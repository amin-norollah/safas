==> flow/design.v <==
`timescale 1ns / 1ns
module Control #(parameter R_Q = 64)(
      input clk,
      input rst,
      output action,
      output repair_period,
      output reg MQ_active,
      output reg subtract
   );
   reg [15:0] delay;
   reg [2:0] state;
   reg [5:0] repair_time;
   localparam SCHEDULING = 16'b0000_0000_0100_0000;  
   localparam IDLE       = 16'b0000_0001_0000_0000;  
   assign action = (rst)? 1'b0 : ~|state;
   assign repair_period = (repair_time!=0);
   always @(posedge clk or posedge rst) begin
      if(rst) begin
         state <= 2;
         subtract <= 0;
         repair_time <= 0;
         MQ_active <= 1;
         delay <= IDLE;
      end else begin
         case(state)
            3'b000:  
                    if(delay==0)begin
                        delay <= R_Q;
                        state <= 3'b001;
                    end else begin
                        delay <= delay-1;
                    end
            3'b001:  
                    if(delay==0)begin
                        state <= 3'b010;
                        subtract <= 1;
                    end else delay <= delay-1;
            3'b010:  
                    begin
                        delay <= IDLE;
                        state <= 3'b011;
                        repair_time <= R_Q/2;
                        subtract <= 0;
                        MQ_active <= 1;
                    end
            3'b011:  
                    if(delay==0)begin
                        delay <= R_Q;
                        state <= 3'b111;
                        MQ_active <= 0;
                    end else begin
                        delay <= delay-1;
                        if(repair_period) repair_time <= repair_time -1;
                    end
            3'b111:  
                    if(delay==0)begin
                        delay <= SCHEDULING;
                        state <= 3'b000;
                    end else   delay <= delay-1;
         endcase
      end
   end
endmodule
# From RTL to reports: Control
# The steps from the RTL of Control to its reports follow in flow order.
# Line numbers count from 1 in the design file above.
# Library cell names are shortened.
# Not given: --
dict set report setup {
  top_module {Control}
  clock {clk}
  lib {sky130hd}
  pvt_corner {tt_025C_1v80}
}

# Word level
# Counts by Yosys on the flattened word-level netlist (proc, flatten, opt, wreduce; memories kept). Register bits leave out memories and registers merged into their read ports (data or address). Print and check cells are left out. Cells with the same type and inputs are merged into one.
dict set report classes {
  n_eq 11
  n_mux 16
  n_reduce_logical 14
  multipliers 0
  bitwise 0
  add_sub_neg 2
  compare 0
  shifts 0
  div 0
}
# operator n
set op_table {}
lappend op_table {{16-bit case mux with 3-bit select} 1}
lappend op_table {{16-bit two-way mux} 2}
lappend op_table {{16-bit by 1-bit subtractor with 16-bit output (second input constant)} 1}
lappend op_table {{16-bit zero test} 1}
lappend op_table {{3-bit case mux with 5-bit select} 1}
lappend op_table {{2-bit != test (second input constant)} 7}
lappend op_table {{6-bit case mux with 2-bit select} 1}
lappend op_table {{6-bit two-way mux} 2}
lappend op_table {{3-bit two-way mux} 4}
lappend op_table {{2-bit AND reduction} 3}
lappend op_table {{3-bit by 2-bit == test with 1-bit output (second input constant)} 2}
lappend op_table {{3-bit OR reduction} 2}
lappend op_table {{6-bit by 1-bit subtractor with 6-bit output (second input constant)} 1}
lappend op_table {{6-bit nonzero test} 1}
lappend op_table {{5-bit AND reduction} 1}
lappend op_table {{5-bit nonzero test} 1}
lappend op_table {{2-bit nonzero test} 2}
lappend op_table {{1-bit case mux with 2-bit select} 2}
lappend op_table {{3-bit by 1-bit == test with 1-bit output (second input constant)} 1}
lappend op_table {{3-bit == test (second input constant)} 1}
lappend op_table {{3-bit zero test} 1}
lappend op_table {{3-bit AND reduction} 1}
lappend op_table {{1-bit two-way mux} 3}
lappend op_table {{1-bit zero test} 1}
dict set report bits {
  n_memories 0
  romBits 0
  ram_bits 0
  in_bits 2
  ff_bits 27
  clocked_rd_ports_x_width 0
  output_inout_bits 4
  latch_bits 0
}

# Depth
# Yosys ltp: most cells in a row. Word level: on the elaborated netlist, between registers, memories and ports. Mapped: between sequential cells and ports; inverters and the memories' decode and read muxes count.
dict set report depth {
  depth_word 4
  abc_area 0
  ltp_mapped 9
  depth_no_buf 7
}

# After synthesis
# The flow's flattened synthesis, as Yosys stat reports it; memories are mapped. The netlist is that of the ABC_AREA named above (0 if unset); the other value can give another one.
# Totals and module areas in this step are rounded.
# cell n type_area_um2
set by_type {}
lappend by_type {dfrtp_1 24 600.576}
lappend by_type {o21ai_0 18 90.086}
lappend by_type {nor2_1 22 82.579}
lappend by_type {dfstp_2 3 78.826}
lappend by_type {a21oi_1 13 65.062}
lappend by_type {nand2_1 14 52.55}
lappend by_type {mux2i_1 5 50.048}
lappend by_type {ha_1 3 37.536}
lappend by_type {or3_1 6 37.536}
lappend by_type {xor2_1 4 35.034}
lappend by_type {inv_1 8 30.029}
lappend by_type {nand3_1 6 30.029}
lappend by_type {nand4_1 4 25.024}
lappend by_type {nor4_2 2 25.024}
lappend by_type {o22ai_1 4 25.024}
lappend by_type {o31ai_1 3 22.522}
lappend by_type {nor4_4 1 21.27}
lappend by_type {a31oi_1 3 18.768}
# Not listed: further types 28, cells in them 40.
dict set report mapped {
  mapped_area_um2 1600
  buf_cells 8
  sequential_area_um2 680
  mapped_cells 183
  ffs 27
}

# Path before layout
# Path of least setup slack by OpenSTA after synthesis, without wires, with an ideal clock, recovery checks aside; 20% of the period is set as input and as output delay. Where synthesis merged equal registers, the netlist keeps one of their names.
dict set report synth_path {
  kind {register to register}
  startpoint {reg delay[10]}
  endpoint {reg delay[5]}
  path_stages 8
  clock_period_ns 2.01
  path_buffers 2
  setup_slack_ns 0.223
  delay_ns 1.787
  setup_time_ns 0.130
  arrival_ns 1.657
  synth_period_reached_ns 1.787
}
# "delay_ns" is the arrival time less input delay plus setup time.
# "path_stages": output pins that drive a net of the path, with the launching flip-flop's if there is one; two outputs of one cell count as two.
# "synth_period_reached_ns" is the clock period less the worst setup slack; recovery checks do not enter. This is arithmetic on one report: input and output delays are still those of the set period (20% each).
# Between the ends stands the longest chain of elaborated cells between them, by number of cells; it is not shown to be the way that was timed. Of several equally long chains one is given.
# A line is the first line of the expression or statement that the cell stems from. Yosys adds cells for indexed reads and writes and turns some case tables into memories.
# A register here has more assigning lines than the two given.
dict set report synth_between {
  cell_sequence {dfrtp_1 nor4_2 and4_1 buf_4 nand2_2 o21ai_2 buf_6 a31oi_1}
  elab_chain_len 3
  cells_between 6
  cone_classes {eq/ne: 1; mux: 3; reduce/logical: 2}
}
# element line_no
set synth_rtl {}
lappend synth_rtl {{from (decl)} 10} ;# reg [15:0] delay;
lappend synth_rtl {{from (assign)} 31} ;# delay <= delay-1;
lappend synth_rtl {{from (assign)} 37} ;# end else delay <= delay-1;
lappend synth_rtl {{16-bit zero test} 47} ;# if(delay==0)begin
lappend synth_rtl {{16-bit two-way mux} 47}
lappend synth_rtl {{16-bit case mux with 3-bit select} 25} ;# case(state)
lappend synth_rtl {{to (assign)} 31}
lappend synth_rtl {{to (assign)} 37}
lappend synth_rtl {{to (decl)} 10}

# Path in the finished layout
# Path of least setup slack in the final report of stored run 1 (OpenROAD, finished layout, wires in). Where an end is a register, its clock arrival counts in the times.
dict set report layout_path {
  kind {register to output}
  startpoint {reg repair_time[2]}
  endpoint {out repair_period}
  out_delay_ns 0.41
  path_buffers 1
  setup_slack_ns -0.04
  path_stages 4
  arrival_ns 1.66
  clock_period_ns 2.03
}
# Between the ends stands the longest chain of elaborated cells between them, by number of cells; it is not shown to be the way that was timed. Of several equally long chains one is given.
# A register here has more assigning lines than the two given.
dict set report layout_between {
  cell_sequence {dfrtp_1 nor3_2 nand3b_1 clkdlybuf4s50_1}
  elab_chain_len 1
  cells_between 1
  lines_between 1
  cone_classes {reduce/logical: 1}
}
# element line_no
set layout_rtl {}
lappend layout_rtl {{from (decl)} 12} ;# reg [5:0] repair_time;
lappend layout_rtl {{from (assign)} 42} ;# repair_time <= R_Q/2;
lappend layout_rtl {{from (assign)} 53} ;# if(repair_period) repair_time <= repair_time -1;
lappend layout_rtl {{6-bit nonzero test} 16} ;# assign repair_period = (repair_time!=0);
lappend layout_rtl {{to (decl)} 6} ;# output repair_period,

# Measured results for Control: 2 stored runs of the Yosys and OpenROAD flow on sky130hd. The settings differ; the order carries no meaning. The constraints put input and output delay at 20% of the set period each and load the outputs with 0.01 pF.
# "timing.achieved_period_ns": clock period set for the run, less the worst setup slack. It is reckoned from that one timing run; input and output delays stay at 20% of the period that was set.
# "worst_path_ns": the worst setup path's part of the clock period (all of it between registers, 20% less for each end at a port) less its slack. A launch clock that arrives late makes it longer, a capture clock that arrives late makes it shorter.
# Values from the reports are rounded here.
run="stored run 1" settings period_ns=2.03 CORE_UTILIZATION=54 SETUP_SLACK_MARGIN=-0.13 PLACE_DENSITY_LB_ADDON=0.15 CORE_MARGIN=4 CELL_PAD_IN_SITES_GLOBAL_PLACEMENT=1 CTS_CLUSTER_SIZE=60 CAP_MARGIN=5 MAX_ROUTING_LAYER="met5" SLEW_MARGIN=20
run="stored run 1" results synth_chip_area_um2=1600 dieArea_um2=3900 final_cell_area_um2=1800 worst_setup_slack_ns=-0.037 tns_ns=-0.055 timing.achieved_period_ns=2.067 worst_path_ns=1.66 critical_path_type="register to output"
run="stored run 2" settings period_ns=1.81 CORE_UTILIZATION=60 CAP_MARGIN=20 CORE_MARGIN=2 SLEW_MARGIN=20
run="stored run 2" results synth_chip_area_um2=1600 dieArea_um2=3100 final_cell_area_um2=2100 worst_setup_slack_ns=-0.10 tns_ns=-0.96 timing.achieved_period_ns=1.911 worst_path_ns=1.91 critical_path_type="register to register"
