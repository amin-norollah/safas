==> flow/design.v <==
`timescale 1ns / 1ns
module Arbiter_tree (
input clk,
input rst,
input[15:0] req,
output[3:0] grant_index,
output valid
);
wire[7:0] grant_level_1, request_level_1;
wire[7:0] grant_level_2;
wire[3:0] request_level_2;
wire[5:0] grant_level_3;
wire[1:0] request_level_3;
   genvar i;
   generate
   for(i=0; i<8; i=i+1)
      begin: arbiter_LEVEL_1
      Arbiter_cell_1 AB1(
      .clk (clk),
      .rst (rst),
      .req (req[(2*i)+1:2*i]),
      .req_out   (request_level_1[i]),
      .grant_out (grant_level_1[i])
      );
      end
   endgenerate
   generate
   for(i=0; i<4; i=i+1)
      begin: arbiter_LEVEL_2
      Arbiter_cell #(2) AB2(
      .clk (clk),
      .rst (rst),
      .req (request_level_1[(2*i)+1:2*i]),
      .grant (grant_level_1[(2*i)+1:2*i]),
      .req_out   (request_level_2[i]),
      .grant_out (grant_level_2[(2*i)+1:2*i])
      );
      end
   endgenerate
   generate
   for(i=0; i<2; i=i+1)
      begin: arbiter_LEVEL_3
       Arbiter_cell #(3) AB3(
       .clk (clk),
       .rst (rst),
       .req (request_level_2[(2*i)+1:2*i]),
       .grant (grant_level_2[(4*i)+3:4*i]),
       .req_out   (request_level_3[i]),
       .grant_out (grant_level_3[(3*i)+2:3*i])
       );
      end
   endgenerate
   Arbiter_cell #(4) AB4(
   .clk (clk),
   .rst (rst),
   .req (request_level_3),
   .grant (grant_level_3),
   .req_out   (valid),
   .grant_out (grant_index)
   );
endmodule
module Arbiter_cell #(parameter W = 4) (
  input clk,
  input rst,
  input[1:0]req,
  input[2*(W-1)-1:0] grant,
  output req_out,
  output[W-1:0] grant_out
);
wire [1:0]op1, op2;
reg priority_;
assign op1[0] = ~priority_| ~req[1];
assign op1[1] = priority_ | ~req[0];
assign op2[0] = req[0] & op1[0];
assign op2[1] = req[1] & op1[1];
assign req_out = op2[0] | op2[1];
assign grant_out[W-1] = op2[1];
assign grant_out[W-2:0] =(op2[1])? grant[2*(W-1)-1:W-1] : grant[W-2:0];
always @(posedge clk, posedge rst) begin
    if(rst)
      priority_ <= 0;
    else
      priority_ <=(req[0]|req[1])? !priority_ : priority_;
end
endmodule
module Arbiter_cell_1 (
  input clk,
  input rst,
  input[1:0]req,
  output req_out,
  output grant_out
);
wire [1:0]op1, op2;
reg priority_;
assign op1[0] = ~priority_| ~req[1];
assign op1[1] = priority_ | ~req[0];
assign op2[0] = req[0] & op1[0];
assign op2[1] = req[1] & op1[1];
assign req_out = op2[0] | op2[1];
assign grant_out = op2[1];
always @(posedge clk, posedge rst) begin
    if(rst)
      priority_ <= 0;
    else
      priority_ <=(req[0]|req[1])? !priority_ : priority_;
end
endmodule
### Tool chain data of Arbiter_tree

The steps from the RTL of Arbiter_tree to its reports follow in flow order.
Lines are those of the file above, counted from 1.
Library cell names are shortened.
A cell with - has no value.

| design | value |
|---|---|
| top | Arbiter_tree |
| clock input | clk |
| library | sky130hd |
| timing corner | tt_025C_1v80 |

### After elaboration

Source: Yosys, flattened and elaborated, memories not mapped. Widths are those after wreduce; folded enables and synchronous resets count as part of the registers. Registers that Yosys merges into a memory's read port (data or address) are not register bits. Print and check cells do not count. Equal cells are merged and count once.

| operators by class | value |
|---|---|
| reduce/logical cells | 15 |
| multiplexer cells | 7 |
| bitwise logic cells | 135 |

Operator list:

| operator | number |
|---|---|
| bitwise OR 1 bit | 60 |
| inverter 1 bit | 45 |
| bitwise AND 1 bit | 30 |
| logical NOT 1 bit | 15 |
| two-way mux 2 bit | 2 |
| two-way mux 1 bit | 4 |
| two-way mux 3 bit | 1 |

| bit counts | value |
|---|---|
| bits of input ports | 18 |
| register bits | 15 |
| cells after elaboration | 172 |
| output and inout port bits | 5 |

### Logic depth

Yosys ltp: most cells in a row. Word level: on the elaborated netlist, between registers, memories and ports. Mapped: between sequential cells and ports; inverters and the memories' decode and read muxes count.

| depth | value |
|---|---|
| word-level depth | 16 |
| ABC_AREA | 0 |
| mapped depth | 4 |
| gate-level depth less buffers | 4 |

### Netlist

Source: synth_stat.txt of the flow (Yosys; design flattened, memories mapped). It holds for the ABC_AREA given above (unset counts as 0); a run with the other value may have another netlist.
Totals and module areas in this step are rounded.

Cells by type:

| cell | number | total area (sq um) |
|---|---|---|
| dfrtp_1 | 15 | 375.36 |
| xnor2_1 | 12 | 105.101 |
| nor4_4 | 3 | 63.811 |
| o221ai_1 | 4 | 35.034 |
| nor2_1 | 9 | 33.782 |
| inv_1 | 7 | 26.275 |
| xor2_1 | 3 | 26.275 |
| a21oi_1 | 4 | 20.019 |
| nand3b_4 | 1 | 20.019 |
| o21ai_0 | 4 | 20.019 |
| mux2_4 | 1 | 15.014 |
| nand3_1 | 3 | 15.014 |
| o21a_4 | 1 | 15.014 |
| o21bai_1 | 2 | 15.014 |
| nor2b_4 | 1 | 13.763 |
| nand2b_1 | 2 | 12.512 |
| o22ai_1 | 2 | 12.512 |
| a32o_2 | 1 | 11.261 |

Other cell types: 14; their cells: 16.

| synthesis totals | value |
|---|---|
| synthesis area | 0.0009509 sq mm |
| buffers | 0 |
| mapped flip-flops | 15 |
| area of sequential cells | 0.0003754 sq mm |
| cells in the netlist | 91 |

By module: a second synthesis without flattening, with its own total; a netlist apart from the flattened one above.

| second synthesis, totals | value |
|---|---|
| cell total of the unflattened synthesis | 104 |
| area (unflattened synthesis) | 0.001094 sq mm |

Each row is one instance without its submodules.

By module:

| module | area (sq mm) | seq. area (sq mm) | cells | instances |
|---|---|---|---|---|
| Arbiter_cell_1 | 0.0000651 | 0.000025 | 6 | 8 |
| Arbiter_cell (W=2) | 0.0000738 | 0.000025 | 7 | 4 |
| Arbiter_cell (W=3) | 0.0000826 | 0.000025 | 9 | 2 |
| Arbiter_cell (W=4) | 0.0001126 | 0.000025 | 10 | 1 |
| Arbiter_tree | 0 | 0 | 0 | 1 |

### Path before layout

Source: OpenSTA report_checks on the synthesized netlist (no wires, ideal clock, input and output delay 20% of the period each), path of least setup slack; recovery checks are left aside. Register names are those of the netlist, which keeps one name where synthesis merged equal registers.

| timing path post-synthesis | value |
|---|---|
| path type | input port to output port |
| start | input req[12] |
| end | output grant_index[1] |
| path buffers | 0 |
| stages | 4 |
| required time | 2040 ps |
| period | 2550 ps |
| arrival time | 1648 ps |
| path slack | 392 ps |
| time at the first pin | 510 ps |
| delay of the path | 1138 ps |
| input delay | 510 ps |
| external output delay | 510 ps |
| period reached after synthesis | 2158 ps |

"delay of the path" is the arrival time less input delay plus setup time.
A path that ends at an output port has no setup time.
"stages" counts driving pins, that of a launching flip-flop among them; a cell with two outputs on the path counts twice.
"period reached after synthesis" is the clock period less the worst setup slack; recovery checks do not enter. This is arithmetic on one report: input and output delays are still those of the set period (20% each).
The rows between start and end are the longest chain of elaborated cells between them; the timing report does not say that the signal goes this way. Where chains are equally long, one stands for them.
A line is the first line of the expression or statement that the cell stems from. Yosys adds cells for indexed reads and writes and turns some case tables into memories.

| between the ends, post-synthesis | value |
|---|---|
| cell sequence | or4_4 > nor2b_4 > nor2_2 > mux2_4 |
| cells in the longest elaborated chain | 14 |
| elaborated cells between the ends (all ways) | 18 |
| RTL lines with such cells | 10 |
| classes of those cells | mux (2); logic (16) |

Ends and longest elaborated chain, post-synthesis:

| element | RTL line | text |
|---|---|---|
| from (decl) | 5 | `input[15:0] req,` |
| inverter 1 bit | 96 | `assign op1[1] = priority_ \| ~req[0];` |
| bitwise OR 1 bit | 96 |  |
| bitwise AND 1 bit | 98 | `assign op2[1] = req[1] & op1[1];` |
| bitwise OR 1 bit | 99 | `assign req_out = op2[0] \| op2[1];` |
| inverter 1 bit | 73 | `assign op1[1] = priority_ \| ~req[0];` |
| bitwise OR 1 bit | 73 |  |
| bitwise AND 1 bit | 75 | `assign op2[1] = req[1] & op1[1];` |
| bitwise OR 1 bit | 76 | `assign req_out = op2[0] \| op2[1];` |
| inverter 1 bit | 72 | `assign op1[0] = ~priority_\| ~req[1];` |
| bitwise OR 1 bit | 72 |  |
| bitwise AND 1 bit | 74 | `assign op2[0] = req[0] & op1[0];` |
| bitwise OR 1 bit | 76 |  |
| bitwise AND 1 bit | 75 |  |
| two-way mux 3 bit | 78 | `assign grant_out[W-2:0] =(op2[1])? grant[2*(W-1)-1:W-1] : grant[W-2:0];` |
| to (decl) | 6 | `output[3:0] grant_index,` |

Nets of the timed path that keep an RTL name, with a line that drives or declares them; the list need not be complete.

Named nets, post-synthesis:

| signal | RTL line |
|---|---|
| grant_index[3] | 75 |

### Path in the finished layout

From the final timing report of flow run 1: the path of least setup slack in the routed layout; clock arrival at registers is part of the times.
The path's times are printed in steps of 10 ps; the period is the one set.

| timing path post-layout | value |
|---|---|
| path type | input port to output port |
| start | input req[5] |
| end | output grant_index[0] |
| input delay | 460 ps |
| period | 2280 ps |
| stages | 7 |
| path slack | 10 ps |
| required time | 1820 ps |
| external output delay | 460 ps |
| time at the first pin | 460 ps |
| path buffers | 3 |
| arrival time | 1810 ps |

The rows between start and end are the longest chain of elaborated cells between them; the timing report does not say that the signal goes this way. Where chains are equally long, one stands for them.

| between the ends, post-layout | value |
|---|---|
| cell sequence | clkdlybuf4s15_2 > buf_4 > o21bai_4 > and3_1 > o32a_2 > a32o_2 > buf_6 |
| cells in the longest elaborated chain | 16 |
| elaborated cells between the ends (all ways) | 21 |
| RTL lines with such cells | 10 |
| classes of those cells | mux (3); logic (18) |

Ends and longest elaborated chain, post-layout:

| element | RTL line | text |
|---|---|---|
| from (decl) | 5 | `input[15:0] req,` |
| inverter 1 bit | 95 | `assign op1[0] = ~priority_\| ~req[1];` |
| bitwise OR 1 bit | 95 |  |
| bitwise AND 1 bit | 97 | `assign op2[0] = req[0] & op1[0];` |
| bitwise OR 1 bit | 99 | `assign req_out = op2[0] \| op2[1];` |
| inverter 1 bit | 73 | `assign op1[1] = priority_ \| ~req[0];` |
| bitwise OR 1 bit | 73 |  |
| bitwise AND 1 bit | 75 | `assign op2[1] = req[1] & op1[1];` |
| (+2 left out) | - |  |
| bitwise OR 1 bit | 72 | `assign op1[0] = ~priority_\| ~req[1];` |
| bitwise AND 1 bit | 74 | `assign op2[0] = req[0] & op1[0];` |
| bitwise OR 1 bit | 76 | `assign req_out = op2[0] \| op2[1];` |
| inverter 1 bit | 73 |  |
| bitwise OR 1 bit | 73 |  |
| bitwise AND 1 bit | 75 |  |
| two-way mux 3 bit | 78 | `assign grant_out[W-2:0] =(op2[1])? grant[2*(W-1)-1:W-1] : grant[W-2:0];` |
| to (decl) | 6 | `output[3:0] grant_index,` |

--- measured runs ---
Design Arbiter_tree on sky130hd. What follows are 2 stored runs of the flow, each under its own settings; their order means nothing. The constraints put input and output delay at 20% of the set period each and load the outputs with 0.01 pF.
"period achieved" is the run's clock period less its worst setup slack. It is reckoned from that one timing run; input and output delays stay at 20% of the period that was set.
"time of the worst setup path" means the part of the period allowed to the worst setup path (the constraints hold back 20% at inputs and 20% at outputs) less its slack; where the path has registers, the arrival times of their clocks count too.
"total design power" rests on the timing tool's default activity at the inputs, not on a simulated workload.
"time of the worst setup path" is given in steps of 10 ps.
Measured values are rounded.
A setting shown as -- is not set for that run.

| setting or result | flow run 1 | flow run 2 |
|---|---|---|
| period_ns | 2.28 | 2.12 |
| CORE_UTILIZATION | 31 | 48 |
| CAP_MARGIN | 20 | 20 |
| CORE_MARGIN | 2 | 4 |
| SLEW_MARGIN | 20 | 5 |
| SETUP_SLACK_MARGIN | -- | 0.16 |
| CORE_ASPECT_RATIO | -- | 1.79 |
| CELL_PAD_IN_SITES_GLOBAL_PLACEMENT | -- | 0 |
| CELL_PAD_IN_SITES_DETAIL_PLACEMENT | -- | 0 |
| TNS_END_PERCENT | -- | 45 |
| GPL_ROUTABILITY_DRIVEN | -- | 1 |
| CTS_CLUSTER_DIAMETER | -- | 102 |
| MIN_ROUTING_LAYER | -- | met2 |
| mapped cell area after synthesis (sq mm) | 0.0009509 | 0.0009509 |
| total die area (sq mm) | 0.003527 | 0.002787 |
| standard-cell area after layout (sq mm) | 0.00154 | 0.001592 |
| utilization | 0.517 | 0.841 |
| setup slack of the critical path (ps) | 15 | -111 |
| setup TNS (ps) | 0 | -238 |
| smallest hold slack (ps) | 469 | 476 |
| total design power (W) | 0.001131 | 0.001284 |
| period achieved (ps) | 2265 | 2231 |
| time of the worst setup path (ps) | 1350 | 1380 |
| class of the worst setup path | input port to output port | input port to output port |
--- end ---
